==> flow/design.v <==
module ber
#(
    parameter NB_PRBS   =            9,    
    parameter NB_BER    =           64,
    parameter LIMIT     =          511,
    parameter LIMIT2    =         1024
)
(
    output [9 :0]    o_indice,   
    output [NB_BER-1:0]  o_count_bit,
    output [NB_BER-1:0]  o_count_err,
    output                     o_led,
    input                    i_enbRx,
    input                    i_valid,   
    input                     i_prbs,
    input                       i_Rx,
    input                    i_clock,
    input                    i_reset
);
reg                                      sync;   
reg     [LIMIT2-1 : 0]             prbs_local;   
reg     [       9 : 0]              pos_local;   
reg     [NB_PRBS-1: 0]                  count;                       
reg     [NB_BER -1: 0]               acum_err;   
reg     [NB_BER -1: 0]               acum_bit;   
always @(posedge i_clock) begin :syncBerPrbs
    if(i_reset)begin
        pos_local  <=      {10{1'b0}};     
        sync       <=          1'b0  ; 
        count      <= {NB_PRBS{1'b0}};
        prbs_local <= { LIMIT2{1'b0}};
        acum_err   <= { NB_BER{1'b0}};
        acum_bit   <= { NB_BER{1'b0}};
    end
    else begin
        if(i_enbRx)begin
            if(i_valid)begin
                count      <=  count + 1'b1; 
                prbs_local <= {prbs_local[LIMIT2-2 : 0],i_prbs};
                acum_err <= (i_Rx !== 1'bx) ? (prbs_local[pos_local] ^ i_Rx) ? acum_err : acum_err + 1'b1 : acum_err;
                if(~sync) begin
                    if(count == (9'b111111111))begin  
                        if(acum_err > 64'b0000)begin      
                            count     <=  {NB_PRBS{1'b0}};
                            pos_local <= pos_local + 1'b1;   
                        end
                        else begin   
                            sync <= 1'b1;
                            acum_bit   <= { NB_BER{1'b0}};
                        end
                        acum_err   <= { NB_BER{1'b0}};
                    end
                end
                else if (sync) begin:BerSyncronized
                    acum_bit <= acum_bit + 1'b1;
                end
            end
        end
    end
end
assign o_count_bit = (sync)? acum_bit: { NB_BER{1'b0}}        ;
assign o_count_err = (sync)? acum_err: { NB_BER{1'b0}}        ;
assign o_led       = (sync & (acum_err == 64'b0))? 1'b1 : 1'b0;
assign o_indice = pos_local;
endmodule
### Reports on ber

What the tools print for ber, step after step.
Lines are those of the file above, counted from 1.
Operators: Yosys type, input widths -> output width; for muxes data width and select width s.
The mark n/a stands for no value.

* top module: ber
* clock: i_clock
* standard-cell library: sky130hd
* corner: tt_025C_1v80

### Elaborated design

Source: Yosys, flattened and elaborated, memories not mapped. Widths are those after wreduce. Registers that Yosys merges into a memory's read port (data or address) are not register bits. Print and check cells do not count. Equal cells are merged and count once.

* flip-flop bits (word level): 1172
* bits in latches: 0
* RAM bits: 0
* bits in read-only memories: 0
* word width x clocked read ports: 0
* memories: 0
* bits of input ports: 6
* output and inout bits: 139
* elaborated cells: 39

* $add $sub $neg: 4
* multipliers: 0
* divide/modulo/power cells: 0
* $lt $le $gt $ge: 1
* equal/unequal tests: 3
* shift-type cells: 1
* multiplexer cells: 16
* bitwise gates (word level): 3
* reduce/logical cells: 5

Operators with widths (count)
* $shiftx 1024x10->1: 1
* $mux 64: 9
* $add 64x1->64 const B: 2
* $gt 64x1->1 const B: 1
* $logic_not 64->1: 1
* $mux 9: 3
* $add 10x1->10 const B: 1
* $add 9x1->9 const B: 1
* $eq 9x9->1 const B: 1
* $reduce_and 5->1: 1
* $reduce_and 4->1: 1
* $mux 1: 4
* $ne 2x2->1 const B: 1
* $reduce_and 2->1: 1
* $reduce_bool 2->1: 1
* $nex 1x1->1 const B: 1
* $and 1x1->1: 1
* $xor 1x1->1: 1
* $not 1->1: 1

### Logic depth

Depth = most cells in a row (Yosys ltp): at word level without a register or memory, in the mapped netlist without a sequential cell, where the memories' decode and read muxes count.

* word-level depth: 6
* ABC_AREA: 0
* gate-level depth with buffers: 10
* mapped depth without buffers: 9

### Netlist

Yosys stat after the flow's synthesis: flattened, memories mapped to cells. It holds for the ABC_AREA given above (unset counts as 0); a run with the other value may have another netlist.
Totals and module areas in this step are rounded.

* standard cells after synthesis: 583
* synthesis area: 0.0048 mm^2
* flip-flops: 84
* buffer cells: 86

Cells by type
* sky130_fd_sc_hd__dfxtp_1: count 84, total area 1.68E+03 um^2
* sky130_fd_sc_hd__buf_4: count 64, total area 480.461 um^2
* sky130_fd_sc_hd__and2_1: count 64, total area 400.384 um^2
* sky130_fd_sc_hd__nand4_1: count 36, total area 225.216 um^2
* sky130_fd_sc_hd__xor2_1: count 25, total area 218.96 um^2
* sky130_fd_sc_hd__nor2_1: count 53, total area 198.941 um^2
* sky130_fd_sc_hd__a21oi_1: count 36, total area 180.173 um^2
* sky130_fd_sc_hd__nand3_1: count 28, total area 140.134 um^2
* sky130_fd_sc_hd__or3_1: count 18, total area 112.608 um^2
* sky130_fd_sc_hd__o31ai_1: count 14, total area 105.101 um^2
* sky130_fd_sc_hd__or4_1: count 14, total area 105.101 um^2
* sky130_fd_sc_hd__nand2_1: count 26, total area 97.594 um^2
* sky130_fd_sc_hd__o21ai_0: count 19, total area 95.091 um^2
* sky130_fd_sc_hd__clkbuf_1: count 19, total area 71.318 um^2
* sky130_fd_sc_hd__xnor2_1: count 8, total area 70.067 um^2
* sky130_fd_sc_hd__and3_1: count 11, total area 68.816 um^2
* sky130_fd_sc_hd__nor2b_1: count 10, total area 62.56 um^2
* sky130_fd_sc_hd__and4_1: count 6, total area 52.55 um^2

Not listed: further types 26, cells in them 48.

### Worst setup path after synthesis

Path of least setup slack by OpenSTA after synthesis, without wires, with an ideal clock, recovery checks aside; 20% of the period is set as input and as output delay. Where synthesis merged equal registers, the netlist keeps one of their names.

* kind: flip-flop to flip-flop
* start point: reg count[0]
* end point: reg acum_bit[49]
* period: 4.29 ns
* library setup time: 0.070 ns
* time at the first pin: 0.000 ns
* data arrival time: 2.314 ns
* slack: 1.905 ns
* delay of the path: 2.384 ns
* stages on the path: 11
* buffers on the path: 1
* period reached after synthesis: 2.385 ns

"delay of the path" is the arrival time less input delay plus setup time.
"stages on the path" counts driving pins, that of a launching flip-flop among them; a cell with two outputs on the path counts twice.
"period reached after synthesis" is the clock period less the worst setup slack; recovery checks do not enter. This is arithmetic on one report: input and output delays are still those of the set period (20% each).
The rows between start and end are the longest chain of elaborated cells between them; the timing report does not say that the signal goes this way. Where chains are equally long, one stands for them.
A line is the first line of the expression or statement that the cell stems from. Yosys adds cells for indexed reads and writes and turns some case tables into memories.
A register here has more assigning lines than the two given.

* path through: sky130_fd_sc_hd__dfxtp_1 -> sky130_fd_sc_hd__ha_1 -> sky130_fd_sc_hd__nand3_1 -> sky130_fd_sc_hd__nor2_1 -> sky130_fd_sc_hd__ha_1 -> sky130_fd_sc_hd__o211ai_4 -> sky130_fd_sc_hd__nor3_4 -> sky130_fd_sc_hd__nand2_4 -> sky130_fd_sc_hd__buf_6 -> sky130_fd_sc_hd__or4_1 -> sky130_fd_sc_hd__a21oi_1
* length of the longest elaborated chain: 3
* elaborated cells between the ends (all ways): 5
* RTL lines with such cells: 2

Ends and longest elaborated chain, after synthesis
* start: declaration: RTL line 23 `reg     [NB_PRBS-1: 0]                  count;`
* start: assignment: RTL line 30 `count      <= {NB_PRBS{1'b0}};`
* start: assignment: RTL line 38 `count      <=  count + 1'b1;`
* $eq 9x9->1: RTL line 42 `if(count == (9'b111111111))begin`
* $mux 64: RTL line 42
* $mux 64: RTL line 41 `if(~sync) begin`
* end: assignment: RTL line 33 `acum_bit   <= { NB_BER{1'b0}};`
* end: assignment: RTL line 55 `acum_bit <= acum_bit + 1'b1;`
* end: declaration: RTL line 25 `reg     [NB_BER -1: 0]               acum_bit;`

### Timing after layout

Path of least setup slack in the final report of flow run A (OpenROAD, finished layout, wires in). Where an end is a register, its clock arrival counts in the times.

* kind: flip-flop to flip-flop
* start point: reg count[0]
* end point: reg acum_bit[55]
* period: 3.06 ns
* library setup time: 0.07 ns
* time at the first pin: 0.34 ns
* data arrival time: 2.91 ns
* slack: 0.41 ns
* stages on the path: 11
* buffers on the path: 1

The rows between start and end are the longest chain of elaborated cells between them; the timing report does not say that the signal goes this way. Where chains are equally long, one stands for them.
A register here has more assigning lines than the two given.

* path through: sky130_fd_sc_hd__dfxtp_1 -> sky130_fd_sc_hd__ha_1 -> sky130_fd_sc_hd__nand3_1 -> sky130_fd_sc_hd__nor2_1 -> sky130_fd_sc_hd__ha_1 -> sky130_fd_sc_hd__o211ai_4 -> sky130_fd_sc_hd__nor4_2 -> sky130_fd_sc_hd__buf_4 -> sky130_fd_sc_hd__nand4_1 -> sky130_fd_sc_hd__or3_1 -> sky130_fd_sc_hd__a21oi_1
* length of the longest elaborated chain: 3
* elaborated cells between the ends (all ways): 5
* RTL lines with such cells: 2

Ends and longest elaborated chain, post-layout
* start: declaration: RTL line 23 `reg     [NB_PRBS-1: 0]                  count;`
* start: assignment: RTL line 30 `count      <= {NB_PRBS{1'b0}};`
* start: assignment: RTL line 38 `count      <=  count + 1'b1;`
* $eq 9x9->1: RTL line 42 `if(count == (9'b111111111))begin`
* $mux 64: RTL line 42
* $mux 64: RTL line 41 `if(~sync) begin`
* end: assignment: RTL line 33 `acum_bit   <= { NB_BER{1'b0}};`
* end: assignment: RTL line 55 `acum_bit <= acum_bit + 1'b1;`
* end: declaration: RTL line 25 `reg     [NB_BER -1: 0]               acum_bit;`

==> results <==
Stored flow runs of ber (2 of them; Yosys, OpenROAD, sky130hd). They differ in their settings and are not a sequence. Constraints: input delay and output delay 20% of the set period each, output load 0.01 pF.
"reached clock period" = clock period - worst setup slack. The figure is calculated, with input and output delays left at 20% of the set period.
"time of the worst setup path" is the time allowed to the run's worst setup path (the clock period less input and output delay, where it has them) less its slack. Clock arrival times count: a late capture clock shortens it, a late launch clock lengthens it.
"power" rests on the timing tool's default activity at the inputs, not on a simulated workload.
The measured numbers are rounded.

### Flow run A

==> flow/run.sh <==
#!/bin/bash
# the make line also repeats the synthesis and layout settings of config.mk as NAME=value (left out here)
make -C /OpenROAD-flow-scripts/flow DESIGN_CONFIG=/design/flow/config.mk WORK_HOME=/design/flow/orfs CLKGATE_MAP_FILE= finish
==> flow/config.mk <==
export PLATFORM = sky130hd
export DESIGN_NAME = ber
export DESIGN_NICKNAME = ber
export VERILOG_FILES = /design/flow/design.v
export SDC_FILE = /design/flow/constraint.sdc
export NUM_CORES = 4
export LEC_CHECK = 0
export ABC_AREA = 0
export CAP_MARGIN = 30
export CELL_PAD_IN_SITES_DETAIL_PLACEMENT = 0
export CELL_PAD_IN_SITES_GLOBAL_PLACEMENT = 0
export CORE_MARGIN = 2
export CORE_UTILIZATION = 32
export CTS_CLUSTER_DIAMETER = 253
export MAX_ROUTING_LAYER = met4
export MIN_ROUTING_LAYER = met1
export SLEW_MARGIN = 40
export TNS_END_PERCENT = 35
==> flow/constraint.sdc <==
create_clock -name core_clock -period 3.06 [get_ports {i_clock}]
set_input_delay 0.6120 -clock core_clock [delete_from_list [all_inputs] [get_ports {i_clock}]]
set_output_delay 0.6120 -clock core_clock [all_outputs]
set_load 0.01 [all_outputs]

Results of flow run A:
- Reached clock period: 2.649 ns
- Power: 0.00227 W
- Synthesis area: 0.0048 mm^2
- Time of the worst setup path: 2.65 ns
- Worst setup path type: flip-flop to flip-flop
- Worst setup slack after layout: 0.411 ns
- Die outline area: 0.016 mm^2
- Final utilization: 0.403
- Setup TNS: 0.000 ns
- Standard-cell area after routing: 0.00588 mm^2

### Flow run B

==> flow/run.sh <==
#!/bin/bash
# the make line also repeats the synthesis and layout settings of config.mk as NAME=value (left out here)
make -C /OpenROAD-flow-scripts/flow DESIGN_CONFIG=/design/flow/config.mk WORK_HOME=/design/flow/orfs CLKGATE_MAP_FILE= finish
==> flow/config.mk <==
export PLATFORM = sky130hd
export DESIGN_NAME = ber
export DESIGN_NICKNAME = ber
export VERILOG_FILES = /design/flow/design.v
export SDC_FILE = /design/flow/constraint.sdc
export NUM_CORES = 4
export LEC_CHECK = 0
export ABC_AREA = 1
export CAP_MARGIN = 20
export CORE_MARGIN = 2
export CORE_UTILIZATION = 53
export CTS_CLUSTER_DIAMETER = 99
export MIN_ROUTING_LAYER = met2
export PLACE_DENSITY = 0.4
export SETUP_SLACK_MARGIN = 0.71
export SLEW_MARGIN = 30
==> flow/constraint.sdc <==
create_clock -name core_clock -period 3.01 [get_ports {i_clock}]
set_input_delay 0.6020 -clock core_clock [delete_from_list [all_inputs] [get_ports {i_clock}]]
set_output_delay 0.6020 -clock core_clock [all_outputs]
set_load 0.01 [all_outputs]

Results of flow run B:
- Reached clock period: 2.375 ns
- Power: 0.00213 W
- Synthesis area: 0.00558 mm^2
- Time of the worst setup path: 2.38 ns
- Worst setup path type: flip-flop to flip-flop
- Worst setup slack after layout: 0.635 ns
- Die outline area: 0.0114 mm^2
- Final utilization: 0.719
- Setup TNS: 0.000 ns
- Standard-cell area after routing: 0.00739 mm^2
