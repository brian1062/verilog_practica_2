==> flow/design.v <==
module downSampler
#(
    parameter NB_OUTPUT  = 8,  
    parameter NBF_OUTPUT = 7,  
    parameter OV_SAMP    = 4   
)
(
    input         [          1:0] i_phase_selector,   
    input  signed [NB_OUTPUT-1:0]    i_filt_sample,   
    output signed [NB_OUTPUT-1:0]    o_down_sample,   
    input                                    clock,   
    input                                    reset    
);
reg [NB_OUTPUT-1:0]    array_phase[OV_SAMP-1:0];
integer ind1;
integer ind2;
always @(posedge clock) begin
    if(reset) begin
        for(ind1=1;ind1<OV_SAMP;ind1=ind1+1) begin:initPhases
            array_phase[ind1] <= {NB_OUTPUT{1'b0}};
          end        
    end
    else begin
        for(ind2=0;ind2<OV_SAMP;ind2=ind2+1) begin:srmove2
            if(ind2==0)begin
                array_phase[ind2] <= i_filt_sample    ;
            end
            else begin
                array_phase[ind2] <= array_phase [ind2-1];
            end
    end
    end
end
assign o_down_sample = (i_phase_selector==2'b00)? array_phase[3]:  
                       (i_phase_selector==2'b01)? array_phase[2]:  
                       (i_phase_selector==2'b10)? array_phase[1]:  
                                                  array_phase[0];  
endmodule
# Reports on downSampler
# The steps from the RTL of downSampler to its reports follow in flow order.
# Lines are those of the file above, counted from 1.
# Operators: Yosys type, input widths -> output width; for muxes data width and select width s.
# Library cell names are shortened.
# A cell with n/a has no value.
[inputs] top="downSampler" clk_port="clock" library="sky130hd" lib_corner="tt_025C_1v80"

# After elaboration
# Counts by Yosys on the flattened word-level netlist (proc, flatten, opt, wreduce). Print and check cells are left out. Cells with the same type and inputs are merged into one.
[word_totals] inputBits=12 output_inout_bits=8 reg_bits=32
[op_classes] muxes=3 n_eq=2 reduce_and_logical=1
[op_table] operator="$mux 8" count=3
[op_table] operator="$eq 2x1->1 const B" count=1
[op_table] operator="$eq 2x2->1 const B" count=1
[op_table] operator="$logic_not 2->1" count=1

# Logic depth
# Longest topological path by Yosys (ltp), each cell counted once; first at word level (registers and memories cut), then after technology mapping (sequential cells cut; the memories' decode and read muxes count).
[depth] word_depth=4 ABC_AREA=0 mapped_depth=2 depth_no_buf=1

# After synthesis
# Yosys stat after the flow's synthesis: flattened, memories mapped to cells. It holds for the ABC_AREA given above (unset counts as 0); a run with the other value may have another netlist.
[mapped] mapped_cells=69 seq_area_um2=720.7 buffers=4 area_um2=1097.3 ffs=32
[by_type] cell_type="dfxtp_1" count=24
[by_type] cell_type="edfxtp_1" count=8
[by_type] cell_type="mux4_2" count=8
[by_type] cell_type="nor2b_1" count=15
[by_type] cell_type="and2b_2" count=6
[by_type] cell_type="and2b_1" count=3
[by_type] cell_type="buf_6" count=1
[by_type] cell_type="clkbuf_1" count=2
[by_type] cell_type="clkbuf_2" count=1
[by_type] cell_type="inv_1" count=1

# Worst setup path after synthesis
# Source: OpenSTA report_checks on the synthesized netlist (no wires, ideal clock, input and output delay 20% of the period each), path of least setup slack; recovery checks are left aside. Register names are those of the netlist, which keeps one name where synthesis merged equal registers.
[synth_path] path_type="input-to-output" start="input i_phase_selector[0]" end="output o_down_sample[0]" path_delay_ns=0.665 required_ns=1.016 tclk_ns=1.27 arrival_ns=0.919 input_delay_ns=0.254 path_stages=2 path_slack_ns=0.097 period_less_setup_slack_ns=1.173
# "path_delay_ns" is the arrival time less input delay plus setup time.
# A path that ends at an output port has no setup time.
# "path_stages" counts driving pins, that of a launching flip-flop among them; a cell with two outputs on the path counts twice.
# "period_less_setup_slack_ns" = period - worst setup slack (recovery checks aside). The figure is calculated, with input and output delays left at 20% of the set period.
# The rows between start and end are the longest chain of elaborated cells between them; the timing report does not say that the signal goes this way. Where chains are equally long, one stands for them.
# A line is the first line of the expression or statement that the cell stems from. Yosys adds cells for indexed reads and writes and turns some case tables into memories.
[synth_between] path_cell_list="buf_6 -> mux4_2" elab_chain_len=4 cells_between=6
[synth_rtl] element="start, declared" line_no=8 rtl="input         [          1:0] i_phase_selector,"
[synth_rtl] element="$eq 2x2->1" line_no=36 rtl="(i_phase_selector==2'b10)? array_phase[1]:"
[synth_rtl] element="$mux 8" line_no=36
[synth_rtl] element="$mux 8" line_no=35 rtl="(i_phase_selector==2'b01)? array_phase[2]:"
[synth_rtl] element="$mux 8" line_no=34 rtl="assign o_down_sample = (i_phase_selector==2'b00)? array_phase[3]:"
[synth_rtl] element="end, declared" line_no=10 rtl="output signed [NB_OUTPUT-1:0]    o_down_sample,"

# Worst path after layout
# From the final timing report of flow run B: the path of least setup slack in the routed layout; clock arrival at registers is part of the times.
[layout_path] path_type="reg-to-output" start="register array_phase[0][7]" end="output o_down_sample[7]" tclk_ns=1.85 path_stages=3 path_slack_ns=0.10 required_ns=1.48 arrival_ns=1.38
# The rows between start and end are the longest chain of elaborated cells between them; the timing report does not say that the signal goes this way. Where chains are equally long, one stands for them.
[layout_between] path_cell_list="edfxtp_1 -> mux4_2 -> buf_6" elab_chain_len=3 cells_between=3
[layout_rtl] element="start, declared" line_no=14 rtl="reg [NB_OUTPUT-1:0]    array_phase[OV_SAMP-1:0];"
[layout_rtl] element="start, assigned" line_no=26 rtl="array_phase[ind2] <= i_filt_sample    ;"
[layout_rtl] element="$mux 8" line_no=36 rtl="(i_phase_selector==2'b10)? array_phase[1]:"
[layout_rtl] element="$mux 8" line_no=35 rtl="(i_phase_selector==2'b01)? array_phase[2]:"
[layout_rtl] element="$mux 8" line_no=34 rtl="assign o_down_sample = (i_phase_selector==2'b00)? array_phase[3]:"
[layout_rtl] element="end, declared" line_no=10 rtl="output signed [NB_OUTPUT-1:0]    o_down_sample,"

Data sheet: physical implementation of downSampler

Stored flow runs of downSampler (2 of them; Yosys, OpenROAD, sky130hd). They differ in their settings and are not a sequence. Constraints: input delay and output delay 20% of the set period each, output load 0.01 pF.
"power.total_mw" rests on the timing tool's default activity at the inputs, not on a simulated workload.

[flow] flow run A: files
==> flow/run.sh <==
#!/bin/bash
# the make line also repeats the synthesis and layout settings of config.mk as NAME=value (left out here)
make -C /OpenROAD-flow-scripts/flow DESIGN_CONFIG=/design/flow/config.mk WORK_HOME=/design/flow/orfs CLKGATE_MAP_FILE= finish
==> flow/config.mk <==
export PLATFORM = sky130hd
export DESIGN_NAME = downSampler
export DESIGN_NICKNAME = downSampler
export VERILOG_FILES = /design/flow/design.v
export SDC_FILE = /design/flow/constraint.sdc
export NUM_CORES = 4
export LEC_CHECK = 0
export CAP_MARGIN = 20
export CELL_PAD_IN_SITES_GLOBAL_PLACEMENT = 3
export CORE_MARGIN = 2
export CORE_UTILIZATION = 63
export MAX_ROUTING_LAYER = met4
export PLACE_DENSITY = 0.83
export SETUP_SLACK_MARGIN = 0.15
export SLEW_MARGIN = 0
export TNS_END_PERCENT = 5
==> flow/constraint.sdc <==
create_clock -name core_clock -period 1.79 [get_ports {clock}]
set_input_delay 0.3580 -clock core_clock [delete_from_list [all_inputs] [get_ports {clock}]]
set_output_delay 0.3580 -clock core_clock [all_outputs]
set_load 0.01 [all_outputs]

[flow] flow run A: not finished: placement ended with error GPL-0301

[flow] flow run B: files
==> flow/run.sh <==
#!/bin/bash
# the make line also repeats the synthesis and layout settings of config.mk as NAME=value (left out here)
make -C /OpenROAD-flow-scripts/flow DESIGN_CONFIG=/design/flow/config.mk WORK_HOME=/design/flow/orfs CLKGATE_MAP_FILE= finish
==> flow/config.mk <==
export PLATFORM = sky130hd
export DESIGN_NAME = downSampler
export DESIGN_NICKNAME = downSampler
export VERILOG_FILES = /design/flow/design.v
export SDC_FILE = /design/flow/constraint.sdc
export NUM_CORES = 4
export LEC_CHECK = 0
export CAP_MARGIN = 5
export CELL_PAD_IN_SITES_GLOBAL_PLACEMENT = 0
export CORE_MARGIN = 2
export CORE_UTILIZATION = 44
export CTS_CLUSTER_DIAMETER = 247
export GPL_ROUTABILITY_DRIVEN = 1
export HOLD_SLACK_MARGIN = 0.08
export MIN_ROUTING_LAYER = met2
export PLACE_DENSITY = 0.37
export SETUP_SLACK_MARGIN = 0.2
export SLEW_MARGIN = 15
==> flow/constraint.sdc <==
create_clock -name core_clock -period 1.85 [get_ports {clock}]
set_input_delay 0.3700 -clock core_clock [delete_from_list [all_inputs] [get_ports {clock}]]
set_output_delay 0.3700 -clock core_clock [all_outputs]
set_load 0.01 [all_outputs]

[flow] flow run B: metrics
[metrics] yosys_chip_area_um2 = 1097.3
[metrics] die_area_um2 = 2909.5
[metrics] final_stdcell_area_um2 = 1403.8
[metrics] setup_worst_slack_ns = 0.104
[metrics] fin_tns_ns = 0.000
[metrics] final_hold_ws_ns = 0.463
[metrics] power.total_mw = 1.361
